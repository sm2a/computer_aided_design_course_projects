==> flow/design.v <==
module add_sub (A,B,select,out, neg);
    parameter N = 8;
    input  [N-1:0]A;
    input  [N-1:0]B;
    input  select;
    output [N-1:0]out;
    output neg;
    assign out = (select == 1) ? (A+B) : (A-B);
    assign neg = (A < B);
endmodule
module multiplier (a,b,out);
    parameter N = 8;
    input  [N-1:0]a;
    input  [N-1:0]b;
    output [N-1:0]out;
    assign out = a * b; 
endmodule
module register (clk,pin,ld,rst,pout);
    parameter N = 8;
    input clk;
    input ld;
    input rst;
    input [N-1:0]pin;
    output reg [N-1:0]pout;
    always @(posedge clk) begin
        if(rst) pout <= 0;
        else pout <= pin;
    end
endmodule
module shift_register (clk,pin,select,cin,ld,rst,en,pout);
    parameter N = 8;
    input clk;
    input ld;
    input en;
    input select;
    input cin;
    input rst;
    input [N-1:0]pin;
    output reg [N-1:0]pout;
    always @(posedge clk) begin
        if(rst) pout <= 0;
        else if(ld) pout <= pin;
        else begin
            if(en)begin
                if(select == 1) pout <= {pout[N-2:0],cin};
                if(select == 0) pout <= {cin,pout[N-1:1]};
            end
        end
    end
endmodule
module comparator (a,b,lt,gt,eq);
    parameter N = 8;
    input [N-1:0]a;
    input [N-1:0]b;
    output lt;
    output gt;
    output eq;
    assign lt = (a < b)  ? 1'b1 : 1'b0;
    assign gt = (a > b)  ? 1'b1 : 1'b0;
    assign eq = (a == b) ? 1'b1 : 1'b0;
endmodule
module mux2to1 (a,b,s,w);
    parameter N = 8;
    input [N-1:0]a;
    input [N-1:0]b;
    input s;
    output [N-1:0]w;
    assign w = (s==1'b0) ? a : b; 
endmodule
module mux4to1 (a,b,c,d,s,w);
    parameter N = 8;
    input [N-1:0]a;
    input [N-1:0]b;
    input [N-1:0]c;
    input [N-1:0]d;
    input [1:0]s;
    output reg [N-1:0]w;
    always @(*) begin
        case (s)
            0 : w = a; 
            1 : w = b; 
            2 : w = c; 
            3 : w = d; 
        endcase
    end
endmodule
module mode_switcher (in,out);
    parameter N = 8;
    input  [N-1:0]in;
    output [N-1:0]out;
    assign out[1] = 0;
    assign out[0] = ~in[0];
    assign out[N - 1 : 2] = in[N - 1 : 2];
endmodule
module stack (clk,push,pop,tos,rst,d_in,empty,d_out);
    parameter N = 8;
    input [N-1:0]d_in;
    input clk,push,pop,tos,rst;
    output empty;
    output reg [N-1:0]d_out;
    reg [6:0]top;
    reg [N-1:0]data[127:0];
    integer i;
    always @(posedge clk) begin
        if (rst) begin
            top <= 7'b0;
            for (i = 0 ; i < 128 ; i = i + 1) begin
                data[i] <= 0;
            end
        end else begin
            if (tos) d_out <= data[top-1];
            if (push) begin data[top] <= d_in; top <= top + 1; end
            if (pop & (top > 0))  begin  d_out <= data[top - 1]; top <= top - 1; end
        end
    end
    assign empty = (top == 7'b0000000) ? 1'b1 : 1'b0;
    initial begin
        top = 7'b0;
        for (i = 0 ; i < 128 ; i = i + 1) begin
            data[i] <= 0;
        end
    end
endmodule
* From RTL to reports: stack *
What the tools print for stack, step after step.
Lines are those of the file above, counted from 1.
Operators: Yosys type, input widths -> output width; for muxes data width and select width s.
The mark n/a stands for no value.

set-up
  design top = stack
  clock port = clk
  library = sky130hd
  timing corner = tt_025C_1v80

* After elaboration *
Counts by Yosys on the flattened word-level netlist (proc, flatten, opt, wreduce; memories kept). Register bits leave out memories and registers merged into their read ports (data or address). Print and check cells are left out. Cells with the same type and inputs are merged into one.
Yosys's memory passes give these memory sizes; they may raise the number of words (mostly to a power of two), join words into wider ones and drop unused or constant bits.

storage and ports
  word-level cells = 24
  memory bits (writable) = 1024
  register bits = 15
  memories kept = 1
  input port bits = 13

operators by class
  add/sub/neg operators = 2
  mux-type cells = 12
  bitwise operators = 2
  order comparisons = 1
  reduce/logical cells = 4

memories
  name  depth  bits a word  line  text
  data  128    8            102   reg [N-1:0]data[127:0];

operators by type and width
  cell                 count
  $mux 8               4
  $mux 7               4
  $add 7x1->7 const B  1
  $sub 7x1->7 const B  1
  $gt 7x1->1 const B   1
  $logic_not 7->1      1
  $reduce_bool 2->1    2
  $mux 1               4
  $reduce_and 2->1     1
  $and 1x1->1          1
  $not 1->1            1

* Logic depth *
Yosys ltp: most cells in a row. Word level: on the elaborated netlist, between registers, memories and ports. Mapped: between sequential cells and ports; inverters and the memories' decode and read muxes count.

depth
  depth in word-level cells = 4
  ABC_AREA = 0
  mapped depth = 17

* Netlist *
Yosys stat after the flow's synthesis: flattened, memories mapped to cells. It holds for the ABC_AREA given above (unset counts as 0); a run with the other value may have another netlist.

mapped netlist
  chip area (Yosys) = 48577.8 µm²
  flip-flops = 1039
  cells in the netlist = 3315
  buffer cells = 240

cells by type
  cell type                   count  area in all (µm²)
  sky130_fd_sc_hd__edfxtp_1   1032   3.1E+04
  sky130_fd_sc_hd__and2_1     1034   6.47E+03
  sky130_fd_sc_hd__mux4_2     256    5765.53
  sky130_fd_sc_hd__or2_2      129    807.024
  sky130_fd_sc_hd__nor2_1     191    716.938
  sky130_fd_sc_hd__clkbuf_1   158    593.069
  sky130_fd_sc_hd__nand2_1    130    487.968
  sky130_fd_sc_hd__buf_2      57     285.274
  sky130_fd_sc_hd__nand3_1    38     190.182
  sky130_fd_sc_hd__mux2i_1    17     170.163
  sky130_fd_sc_hd__dfxtp_1    7      140.134
  sky130_fd_sc_hd__a2111oi_2  8      120.115
  sky130_fd_sc_hd__a21boi_0   15     112.608
  sky130_fd_sc_hd__buf_6      10     112.608
  sky130_fd_sc_hd__and3_1     17     106.352
  sky130_fd_sc_hd__a31oi_1    16     100.096
  sky130_fd_sc_hd__nor2b_1    15     93.84
  sky130_fd_sc_hd__o2111a_1   8      90.086

Other cell types: 43; their cells: 177.

* Path before layout *
Path of least setup slack by OpenSTA after synthesis, without wires, with an ideal clock, recovery checks aside; 20% of the period is set as input and as output delay. Where synthesis merged equal registers, the netlist keeps one of their names.

path after synthesis
  path type = reg-to-reg
  from = register top[0]
  to = register d_out[5]
  data arrival time = 3.222 ns
  time at the first pin = 0.000 ns
  stages = 16
  data required time = 3.019 ns
  clock period = 3.28 ns
  path delay = 3.483 ns
  setup slack = -0.203 ns
  synthesis period reached = 3.483 ns

"path delay" = arrival - input delay + setup time.
"stages": output pins that drive a net of the path, with the launching flip-flop's if there is one; two outputs of one cell count as two.
"synthesis period reached" is the clock period less the worst setup slack; recovery checks do not enter. This is arithmetic on one report: input and output delays are still those of the set period (20% each).
The rows between start and end are the longest chain of elaborated cells between them; the timing report does not say that the signal goes this way. Where chains are equally long, one stands for them.
Each line given opens the expression or statement behind the cell; cells for indexed reads and writes are added by Yosys, which also makes memories of some case tables.
The chain passes a memory read, where the word-level depth is cut; so it can be longer than that depth.
At most two assigning lines are given for a register; there are more.
Ways into the end's enable are left out, as the timed path ends at the data pin.

on the way, after synthesis
  cell sequence = sky130_fd_sc_hd__dfxtp_1 -> sky130_fd_sc_hd__buf_6 -> sky130_fd_sc_hd__buf_6 -> sky130_fd_sc_hd__buf_4 -> sky130_fd_sc_hd__inv_1 -> sky130_fd_sc_hd__buf_2 -> sky130_fd_sc_hd__buf_2 -> sky130_fd_sc_hd__ha_1 -> sky130_fd_sc_hd__xor2_1 -> sky130_fd_sc_hd__buf_6 -> sky130_fd_sc_hd__buf_6 -> sky130_fd_sc_hd__mux4_2 -> sky130_fd_sc_hd__nor2_1 -> sky130_fd_sc_hd__nor2_1 -> sky130_fd_sc_hd__o2111a_1 -> sky130_fd_sc_hd__o311a_1
  length of the longest elaborated chain = 4
  elaborated cells on any way between the ends = 6
  those cells by class = 1 x add/sub; 1 x compare; 2 x mux; 1 x logic; 1 x memory

RTL lines, path after synthesis
  item             line  text
  start, declared  101   reg [6:0]top;
  start, assigned  112   if (push) begin data[top] <= d_in; top <= top + 1; end
  start, assigned  113   if (pop & (top > 0))  begin  d_out <= data[top - 1]; top <= top - 1; end
  $sub 7x1->7      111   if (tos) d_out <= data[top-1];
  $mem_v2 128x8    102   reg [N-1:0]data[127:0];
  $mux 8           111
  $mux 8           113
  end, assigned    111
  end, assigned    113
  end, declared    100   output reg [N-1:0]d_out;

* Worst path after layout *
Path of least setup slack in the final report of flow run 2 (OpenROAD, finished layout, wires in). Where an end is a register, its clock arrival counts in the times.

path post-layout
  path type = reg-to-reg
  from = register top[0]
  to = register d_out[6]
  data required time = 7.44 ns
  clock period = 6.82 ns
  data arrival time = 6.75 ns
  stages = 17
  setup slack = 0.69 ns
  time at the first pin = 0.76 ns

The rows between start and end are the longest chain of elaborated cells between them; the timing report does not say that the signal goes this way. Where chains are equally long, one stands for them.
The chain passes a memory read, where the word-level depth is cut; so it can be longer than that depth.
At most two assigning lines are given for a register; there are more.
Ways into the end's enable are left out, as the timed path ends at the data pin.

on the way, post-layout
  cell sequence = sky130_fd_sc_hd__dfxtp_1 -> sky130_fd_sc_hd__buf_6 -> sky130_fd_sc_hd__buf_6 -> sky130_fd_sc_hd__buf_4 -> sky130_fd_sc_hd__inv_1 -> sky130_fd_sc_hd__buf_2 -> sky130_fd_sc_hd__buf_2 -> sky130_fd_sc_hd__ha_1 -> sky130_fd_sc_hd__clkbuf_1 -> sky130_fd_sc_hd__buf_2 -> sky130_fd_sc_hd__clkbuf_1 -> sky130_fd_sc_hd__mux4_2 -> sky130_fd_sc_hd__nand2_1 -> sky130_fd_sc_hd__nand3_1 -> sky130_fd_sc_hd__o21ai_0 -> sky130_fd_sc_hd__o31ai_1 -> sky130_fd_sc_hd__o311a_1
  length of the longest elaborated chain = 4
  elaborated cells on any way between the ends = 6
  those cells by class = 1 x add/sub; 1 x compare; 2 x mux; 1 x logic; 1 x memory

RTL lines, path post-layout
  item             line  text
  start, declared  101   reg [6:0]top;
  start, assigned  112   if (push) begin data[top] <= d_in; top <= top + 1; end
  start, assigned  113   if (pop & (top > 0))  begin  d_out <= data[top - 1]; top <= top - 1; end
  $sub 7x1->7      111   if (tos) d_out <= data[top-1];
  $mem_v2 128x8    102   reg [N-1:0]data[127:0];
  $mux 8           111
  $mux 8           113
  end, assigned    111
  end, assigned    113
  end, declared    100   output reg [N-1:0]d_out;

Stored flow runs of stack (2 of them; Yosys, OpenROAD, sky130hd). They differ in their settings and are not a sequence. Constraints: input delay and output delay 20% of the set period each, output load 0.01 pF.
"achieved clock period (ns)": clock period set for the run, less the worst setup slack. It is reckoned from that one timing run; input and output delays stay at 20% of the period that was set.
"worst setup path time (ns)" means the part of the period allowed to the worst setup path (the constraints hold back 20% at inputs and 20% at outputs) less its slack; where the path has registers, the arrival times of their clocks count too.
"finish__power__total" rests on the timing tool's default activity at the inputs, not on a simulated workload.

settings of flow run 1
{
  "period_ns": 4.44,
  "CORE_UTILIZATION": 71,
  "SETUP_SLACK_MARGIN": 0.07,
  "PLACE_DENSITY": 0.69,
  "CORE_MARGIN": 10,
  "CELL_PAD_IN_SITES_GLOBAL_PLACEMENT": 1,
  "CELL_PAD_IN_SITES_DETAIL_PLACEMENT": 2,
  "TNS_END_PERCENT": 90,
  "ABC_AREA": 1,
  "SLEW_MARGIN": 10,
  "MIN_ROUTING_LAYER": "met1",
  "MAX_ROUTING_LAYER": "met4",
  "CAP_MARGIN": 20
}
report of flow run 1: did not finish, place, GPL-0301

settings of flow run 2
{
  "period_ns": 6.82,
  "CORE_UTILIZATION": 21,
  "CELL_PAD_IN_SITES_GLOBAL_PLACEMENT": 2,
  "TNS_END_PERCENT": 60,
  "GPL_TIMING_DRIVEN": 0,
  "GPL_ROUTABILITY_DRIVEN": 0,
  "CTS_CLUSTER_SIZE": 42,
  "SLEW_MARGIN": 10,
  "MIN_ROUTING_LAYER": "met1",
  "MAX_ROUTING_LAYER": "met4",
  "CAP_MARGIN": 20,
  "CORE_MARGIN": 2
}
report of flow run 2
yosys chip area after synthesis (um^2): 48577.8
finish__design__die__area: 235186.0
finish__design__instance__area__stdcell: 56551.7
finish__design__instance__utilization: 0.2460
finish__timing__setup__ws: 0.689
finish__timing__setup__tns: 0.000
finish__timing__hold__ws: 0.832
finish__power__total: 2.126e-02
achieved clock period (ns): 6.131
worst setup path time (ns): 6.13
worst setup path kind: reg-to-reg
