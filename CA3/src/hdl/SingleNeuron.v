==> flow/design.v <==
module ChangeType (in, out);
	parameter N = 8;
	input [N-1 : 0]in;
	output [N - 1 : 0]out;
	wire [N - 1 : 0]tmp;
	genvar i;
	generate
		for (i = 0; i < N - 1; i = i + 1)
		begin
			assign tmp[i] = in[i] ^ in[N - 1];
		end
	endgenerate
	assign tmp[N - 1] = in[N - 1];
	assign out = tmp + in[N - 1];
endmodule
module SignAdder(a, b, out);
	parameter N = 21;
	input [N - 1 : 0]a;
	input [N - 1 : 0]b;
	output [N - 1 : 0]out;
	wire [N - 1 : 0]a_2;
	wire [N - 1 : 0]b_2;
	wire [N - 1 : 0]ans;
	ChangeType #(N) change_1 (a, a_2);
	ChangeType #(N) change_2 (b, b_2);
	assign ans = a_2 + b_2;
	ChangeType #(N) change_3 (ans, out);
endmodule
module SignMult(a, b, out);
	parameter N = 8;
	input [N - 1 : 0]a;
	input [N - 1 : 0]b;
	output [2 * N - 1 : 0] out;
	assign out = {a[N - 1] ^ b[N - 1], a[N - 2 : 0] * b[N - 2 : 0]};
endmodule
module Register(clk, rst, ld, d_in, d_out);
	parameter N = 21;
	input clk;
	input rst;
	input ld;
	input [N - 1 : 0]d_in;
	output reg [N - 1 : 0]d_out;
	always @(posedge clk)
	begin
		if (rst)
			d_out <= 0;
		else if (ld)
			d_out <= d_in;
	end
endmodule
module Saturation(in, out);
	input [11 : 0]in;
	output [7 : 0]out;
	assign out = |(in[10 : 7]) ? {in[11],7'b1111111} : {in[11],in[6 : 0]};
endmodule
module ActivationFucntion(in, out);
	parameter N = 8;
	input [N - 1 : 0]in;
	output [N - 1 : 0]out;
	genvar i;
	generate
		for (i = 0; i < N; i = i + 1)
			assign out[i] = in[i] & (~in[N - 1]);
	endgenerate
endmodule
module NeuronController(clk, rst, start, ld, rst_reg, finish);
	input clk;
	input rst;
	input start;
	output ld;
	output rst_reg;
	output finish;
	parameter READY = 3'b000;
	parameter INIT = 3'b001;
	parameter MULT = 3'b010;
	parameter ADD = 3'b011;
	parameter STORE = 3'b100;
	parameter RESET = 3'b101;
	reg [2 : 0]cs;
	reg [2 : 0]ns;
	always @(*)
	begin
		case(cs)
			READY: ns = rst ? RESET :
					start ? INIT : READY;
			RESET: ns = READY;
			INIT: ns = start ? INIT : MULT;
			MULT: ns = ADD;
			ADD: ns = STORE;
			STORE: ns = READY;
			default: ns = READY;
		endcase
	end
	assign rst_reg = (cs == RESET);
	assign finish = (cs == READY);
	assign ld = (cs == STORE);
	always @(posedge clk)
	begin
		cs <= ns;
	end
endmodule
module NeuronDataPath(clk, rst, ld, bias, w, inp, out);
	input clk;
	input rst;
	input ld;
	input [7 : 0]bias;
	input [63 : 0]w;
	input [63 : 0]inp;
	output [7 : 0]out;
	wire [14 : 0]mlt[7 : 0];
	wire [15 : 0]s[3 : 0];
	wire [16 : 0]sum[1 : 0];
	wire [17 : 0]res;
	wire [20 : 0]ans;
	wire [20 : 0]reg_out;
	wire [20 : 0]biased;
	wire [11 : 0]shifted;
	wire [7 : 0]saturated;
	genvar i;
	generate
		for (i = 0; i < 8; i = i + 1)
		begin
			assign mlt[i][13 : 0] = w[i * 8 + 6 : i * 8] * inp[i * 8 + 6 : i * 8];
			assign mlt[i][14] = w[i * 8 + 7] ^ inp[i * 8 + 7];
		end
	endgenerate
	generate
		for (i = 0; i < 4; i = i + 1)
			SignAdder #(16)adder0 ({mlt[2 * i][14], 1'b0, mlt[2 * i][13 : 0]}, {mlt[2 * i + 1][14], 1'b0,
					mlt[2 * i + 1][13 : 0]}, s[i]);
	endgenerate
	generate
		for (i = 0; i < 2; i = i + 1)
 			SignAdder #(17)adder1 ({s[2 * i][15], 1'b0, s[2 * i][14 : 0]}, {s[2 * i + 1][15], 1'b0,
					s[2 * i + 1][14 : 0]}, sum[i]);
	endgenerate
	SignAdder #(18) adder2({sum[0][16], 1'b0, sum[0][15 : 0]}, {sum[1][16], 1'b0, sum[1][15 : 0]}, res);
	SignAdder #(21)adder3 ({res[17], 3'b0, res[16 : 0]}, reg_out, ans);
	Register #(21)reg1 (.clk(clk), .rst(rst), .ld(ld), .d_in(ans), .d_out(reg_out));
	wire [20 : 0]new_bias;
	assign new_bias[19 : 0] = bias[6 : 0] * 7'd127;
	assign new_bias[20] = bias[7];
	SignAdder #(21)adder4 (reg_out, new_bias, biased);
	assign shifted = biased[20 : 9];
	Saturation sat(shifted, saturated);
	ActivationFucntion active(saturated, out);
endmodule
module SingleNeuron(clk, rst, start, w, inp, bias, finish, out);
	input clk;
	input rst;
	input start;
	input [63 : 0]w;
	input [63 : 0]inp;
	output finish;
	output [7 : 0]out;
	input [7 : 0]bias;
	wire ld;
	wire rst_reg;
	NeuronDataPath neuron_dp(.clk(clk), .rst(rst_reg), .ld(ld), .bias(bias), .w(w), .inp(inp), .out(out));
	NeuronController neuron_controller(.clk(clk), .rst(rst), .start(start), .ld(ld), .rst_reg(rst_reg), .finish(finish));
endmodule
## Step by step through the tools: SingleNeuron

What the tools print for SingleNeuron, step after step.
Line numbers count from 1 in the design file above.
Operators: Yosys type, input widths -> output width; for muxes data width and select width s.
Library cell names are shortened.
The mark - stands for no value.

| design | value |
|---|---|
| design top | SingleNeuron |
| clock | clk |
| library | sky130hd |
| library corner | tt_025C_1v80 |

## Word-level counts

Source: Yosys, flattened and elaborated, memories not mapped. Widths are those after wreduce; folded enables and synchronous resets count as part of the registers. Registers that Yosys merges into a memory's read port (data or address) are not register bits. Print and check cells do not count.

| word-level totals | value |
|---|---|
| word-level cells | 484 |
| input port bits | 139 |
| register bits after elaboration | 24 |
| output and inout port bits | 9 |

| cells by class | value |
|---|---|
| mux-type cells | 5 |
| $mul | 9 |
| add/sub/neg operators | 35 |
| eq/ne operators | 5 |
| bitwise logic cells | 426 |
| reduce/logical cells | 2 |

Operators by type and width:

| cell | number |
|---|---|
| $mul 7x7->14 | 8 |
| $xor 1x1->1 | 412 |
| $add 16x1->16 | 12 |
| $add 21x1->21 | 5 |
| $add 17x1->17 | 6 |
| $mul 7x7->14 const B | 1 |
| $add 16x16->16 | 4 |
| $add 18x1->18 | 3 |
| $add 21x21->21 | 2 |
| $add 17x17->17 | 2 |
| $add 18x18->18 | 1 |
| $pmux 3 s4 | 1 |
| $and 1x1->1 | 7 |
| $mux 7 | 1 |
| $xor 1x1->1 const A | 6 |
| $eq 3x2->1 const B | 2 |
| $eq 3x3->1 const B | 2 |
| $reduce_or 4->1 | 1 |
| $eq 3x1->1 const B | 1 |
| $logic_not 3->1 | 1 |
| $mux 3 | 1 |
| $mux 2 | 1 |
| $not 1->1 | 1 |
| $mux 1 | 1 |

## Depth

Longest topological path by Yosys (ltp), each cell counted once; first at word level (registers and memories cut), then after technology mapping (sequential cells cut; the memories' decode and read muxes count).

| depth | value |
|---|---|
| word-level depth | 21 |
| ABC_AREA | 0 |
| gate-level depth with buffers | 96 |
| depth with buffers taken out | 89 |

## Mapped cells and area

Yosys stat after the flow's synthesis: flattened, memories mapped to cells. It holds for the ABC_AREA given above (unset counts as 0); a run with the other value may have another netlist.

| mapped netlist | value |
|---|---|
| buffers | 55 |
| sequential part of the area | 480.5 sq um |
| cell count | 3603 |
| flip-flop cells | 24 |
| mapped area | 29208.0 sq um |

Cells by type:

| cell type | number | total area (sq um) |
|---|---|---|
| ha_1 | 544 | 6.81E+03 |
| fa_1 | 220 | 4.4E+03 |
| xnor2_1 | 382 | 3.35E+03 |
| and2_1 | 315 | 1970.64 |
| inv_1 | 329 | 1.23E+03 |
| a21o_1 | 150 | 1126.08 |
| a21oi_1 | 202 | 1010.97 |
| xor2_1 | 114 | 998.458 |
| nand2_1 | 242 | 908.371 |
| nor2_1 | 208 | 780.749 |
| dfxtp_1 | 24 | 480.461 |
| o21ai_0 | 92 | 460.442 |
| o21bai_1 | 59 | 442.925 |
| nor3_1 | 65 | 325.312 |
| nand3_1 | 62 | 310.298 |
| nand2b_1 | 38 | 237.728 |
| mux2i_1 | 22 | 220.211 |
| a211oi_1 | 27 | 202.694 |

Other cell types: 95; their cells: 508.
The figures by module come from a second, unflattened synthesis with its own total; it is not the netlist above.

| second synthesis, totals | value |
|---|---|
| cells (unflattened synthesis) | 5310 |
| area (unflattened synthesis) | 43609.3 sq um |

Each row is one instance without its submodules.

By module:

| module | sequential area (sq um) | area (sq um) | times used | cells |
|---|---|---|---|---|
| NeuronDataPath | 0.0 | 13789.5 | 1 | 1539 |
| ChangeType #(N=16) | 0.0 | 829.5 | 12 | 100 |
| ChangeType #(N=21) | 0.0 | 894.6 | 6 | 117 |
| ChangeType #(N=17) | 0.0 | 570.5 | 6 | 71 |
| SignAdder #(N=16) | 0.0 | 745.7 | 4 | 101 |
| ChangeType #(N=18) | 0.0 | 772.0 | 3 | 101 |
| SignAdder #(N=21) | 0.0 | 1003.5 | 2 | 136 |
| SignAdder #(N=17) | 0.0 | 899.6 | 2 | 117 |
| SignAdder #(N=18) | 0.0 | 942.2 | 1 | 127 |
| Register #(N=21) | 420.4 | 752.0 | 1 | 68 |
| NeuronController | 60.1 | 147.6 | 1 | 17 |
| Saturation | 0.0 | 72.6 | 1 | 9 |
| ActivationFucntion | 0.0 | 55.1 | 1 | 9 |
| SingleNeuron | 0.0 | 0.0 | 1 | 0 |

## Worst setup path after synthesis

Path of least setup slack by OpenSTA after synthesis, without wires, with an ideal clock, recovery checks aside; 20% of the period is set as input and as output delay. Where synthesis merged equal registers, the netlist keeps one of their names.

| timing after synthesis | value |
|---|---|
| path kind | input to register |
| from | input port inp[19] |
| to | register neuron_dp.reg1.d_out[18] |
| path delay | 20.471 ns |
| arrival time | 27.914 ns |
| slack | 9.769 ns |
| driving pins on the path | 95 |
| input delay | 7.560 ns |
| launch time at the first pin | 7.560 ns |
| required time | 37.683 ns |
| setup time | 0.117 ns |
| period | 37.8 ns |
| path buffers | 7 |
| synthesis period reached | 28.031 ns |

"path delay" is the arrival time less input delay plus setup time.
"driving pins on the path": output pins that drive a net of the path, with the launching flip-flop's if there is one; two outputs of one cell count as two.
"synthesis period reached" = period - worst setup slack (recovery checks aside). The figure is calculated, with input and output delays left at 20% of the set period.
Between the ends stands the longest chain of elaborated cells between them, by number of cells; it is not shown to be the way that was timed. Of several equally long chains one is given.
A line is the first line of the expression or statement that the cell stems from. Yosys adds cells for indexed reads and writes and turns some case tables into memories.

| between the ends, after synthesis | value |
|---|---|
| path through | and2_1 -> fa_1 -> inv_1 -> fa_1 -> inv_1 -> fa_1 -> inv_1 -> fa_1 -> inv_1 -> ha_1 -> a21o_1 -> a21o_1 -> a21o_1 -> a21o_1 -> a21o_1 -> a21o_1 -> a21oi_1 -> xnor2_1 -> (+59 left out) -> a21bo_2 -> o2bb2ai_1 -> o21a_1 -> a211o_1 -> xor2_1 -> nand3_1 -> a211o_1 -> o2111a_1 -> nand2_1 -> clkbuf_1 -> xnor2_1 -> ha_1 -> inv_1 -> nor4_1 -> a22o_1 -> nand3_1 -> or3_1 -> a32o_1 |
| length of the longest elaborated chain | 21 |
| elaborated cells between the ends (all ways) | 139 |
| source lines of those cells | 4 |
| classes of those cells | add/sub (12); mul (1); logic (126) |

Ends and longest elaborated chain, after synthesis:

| item | line | source |
|---|---|---|
| start, declared | 153 | `input [63 : 0]inp;` |
| $mul 7x7->14 | 123 | `assign mlt[i][13 : 0] = w[i * 8 + 6 : i * 8] * inp[i * 8 + 6 : i * 8];` |
| $xor 1x1->1 | 10 | `assign tmp[i] = in[i] ^ in[N - 1];` |
| $add 16x1->16 | 14 | `assign out = tmp + in[N - 1];` |
| $add 16x16->16 | 26 | `assign ans = a_2 + b_2;` |
| $xor 1x1->1 | 10 |  |
| $add 16x1->16 | 14 |  |
| $xor 1x1->1 | 10 |  |
| (+7 left out) | - |  |
| $xor 1x1->1 | 10 |  |
| $add 18x1->18 | 14 |  |
| $xor 1x1->1 | 10 |  |
| $add 21x1->21 | 14 |  |
| $add 21x21->21 | 26 |  |
| $xor 1x1->1 | 10 |  |
| $add 21x1->21 | 14 |  |
| end, assigned | 46 | `d_out <= 0;` |
| end, assigned | 48 | `d_out <= d_in;` |
| end, declared | 42 | `output reg [N - 1 : 0]d_out;` |

## Timing after layout

From the final timing report of job 1: the path of least setup slack in the routed layout; clock arrival at registers is part of the times.

| timing after layout | value |
|---|---|
| path kind | input to register |
| from | input port w[17] |
| to | register neuron_dp.reg1.d_out[18] |
| slack | 2.37 ns |
| arrival time | 30.80 ns |
| launch time at the first pin | 6.60 ns |
| path buffers | 3 |
| required time | 33.17 ns |
| driving pins on the path | 84 |
| input delay | 6.60 ns |
| setup time | 0.10 ns |
| period | 33.0 ns |

Between the ends stands the longest chain of elaborated cells between them, by number of cells; it is not shown to be the way that was timed. Of several equally long chains one is given.

| between the ends, after layout | value |
|---|---|
| path through | clkdlybuf4s50_1 -> nand2_1 -> fa_1 -> fa_1 -> inv_1 -> fa_1 -> inv_1 -> fa_1 -> inv_1 -> ha_1 -> a21o_1 -> a21o_1 -> a21o_1 -> a21o_1 -> a21o_1 -> a21o_1 -> a21oi_1 -> xnor2_1 -> (+48 left out) -> o41ai_2 -> o2bb2ai_1 -> o21a_1 -> a211o_1 -> xor2_1 -> buf_4 -> or2_1 -> a211o_1 -> o2111a_1 -> nand2_2 -> xnor2_1 -> ha_1 -> inv_1 -> nor4_1 -> a22o_1 -> nand3_1 -> or3_1 -> a32o_1 |
| length of the longest elaborated chain | 21 |
| elaborated cells between the ends (all ways) | 141 |
| source lines of those cells | 4 |
| classes of those cells | add/sub (12); mul (1); logic (128) |

Ends and longest elaborated chain, after layout:

| item | line | source |
|---|---|---|
| start, declared | 152 | `input [63 : 0]w;` |
| $mul 7x7->14 | 123 | `assign mlt[i][13 : 0] = w[i * 8 + 6 : i * 8] * inp[i * 8 + 6 : i * 8];` |
| $xor 1x1->1 | 10 | `assign tmp[i] = in[i] ^ in[N - 1];` |
| $add 16x1->16 | 14 | `assign out = tmp + in[N - 1];` |
| $add 16x16->16 | 26 | `assign ans = a_2 + b_2;` |
| $xor 1x1->1 | 10 |  |
| $add 16x1->16 | 14 |  |
| $xor 1x1->1 | 10 |  |
| (+7 left out) | - |  |
| $xor 1x1->1 | 10 |  |
| $add 18x1->18 | 14 |  |
| $xor 1x1->1 | 10 |  |
| $add 21x1->21 | 14 |  |
| $add 21x21->21 | 26 |  |
| $xor 1x1->1 | 10 |  |
| $add 21x1->21 | 14 |  |
| end, assigned | 46 | `d_out <= 0;` |
| end, assigned | 48 | `d_out <= d_in;` |
| end, declared | 42 | `output reg [N - 1 : 0]d_out;` |

Measured data: module SingleNeuron, platform sky130hd, 2 stored runs of the flow under differing settings, order arbitrary. Input and output delays are each 20% of the period that was set; the output load is 0.01 pF.
By "reached clock period" is meant the clock period of the run minus its worst setup slack. This is arithmetic on one report: input and output delays are still those of the set period (20% each).
"worst setup path time" means the part of the period allowed to the worst setup path (the constraints hold back 20% at inputs and 20% at outputs) less its slack; where the path has registers, the arrival times of their clocks count too.

#### Job 1

| setting | value |
|---|---|
| period_ns | `33.0` |
| CORE_UTILIZATION | `18` |
| PLACE_DENSITY_LB_ADDON | `0.05` |
| CORE_ASPECT_RATIO | `0.58` |
| CORE_MARGIN | `4` |
| GPL_TIMING_DRIVEN | `1` |
| CAP_MARGIN | `0` |
| MIN_ROUTING_LAYER | `met2` |
| SLEW_MARGIN | `20` |

| result | value |
|---|---|
| setup slack of the worst path | 2.367 ns |
| worst setup path time | 24.03 ns |
| critical path type | input to register |
| area of the standard cells in the finished layout | 33504.6 sq um |
| total die area | 169016.0 sq um |
| cell area after synthesis | 29208.0 sq um |
| reached clock period | 30.633 ns |
| worst-case hold slack | 0.476 ns |

#### Job 2

| setting | value |
|---|---|
| period_ns | `39.1` |
| CORE_UTILIZATION | `17` |
| SETUP_SLACK_MARGIN | `5.0` |
| PLACE_DENSITY_LB_ADDON | `0.02` |
| CELL_PAD_IN_SITES_GLOBAL_PLACEMENT | `3` |
| CELL_PAD_IN_SITES_DETAIL_PLACEMENT | `2` |
| ABC_AREA | `1` |
| GPL_ROUTABILITY_DRIVEN | `1` |
| CTS_CLUSTER_SIZE | `11` |
| CAP_MARGIN | `10` |
| SLEW_MARGIN | `25` |
| MIN_ROUTING_LAYER | `met2` |
| CORE_MARGIN | `2` |

| result | value |
|---|---|
| setup slack of the worst path | 10.385 ns |
| worst setup path time | 20.90 ns |
| critical path type | input to register |
| area of the standard cells in the finished layout | 34788.4 sq um |
| total die area | 182350.0 sq um |
| cell area after synthesis | 30421.7 sq um |
| reached clock period | 28.715 ns |
| worst-case hold slack | 0.494 ns |
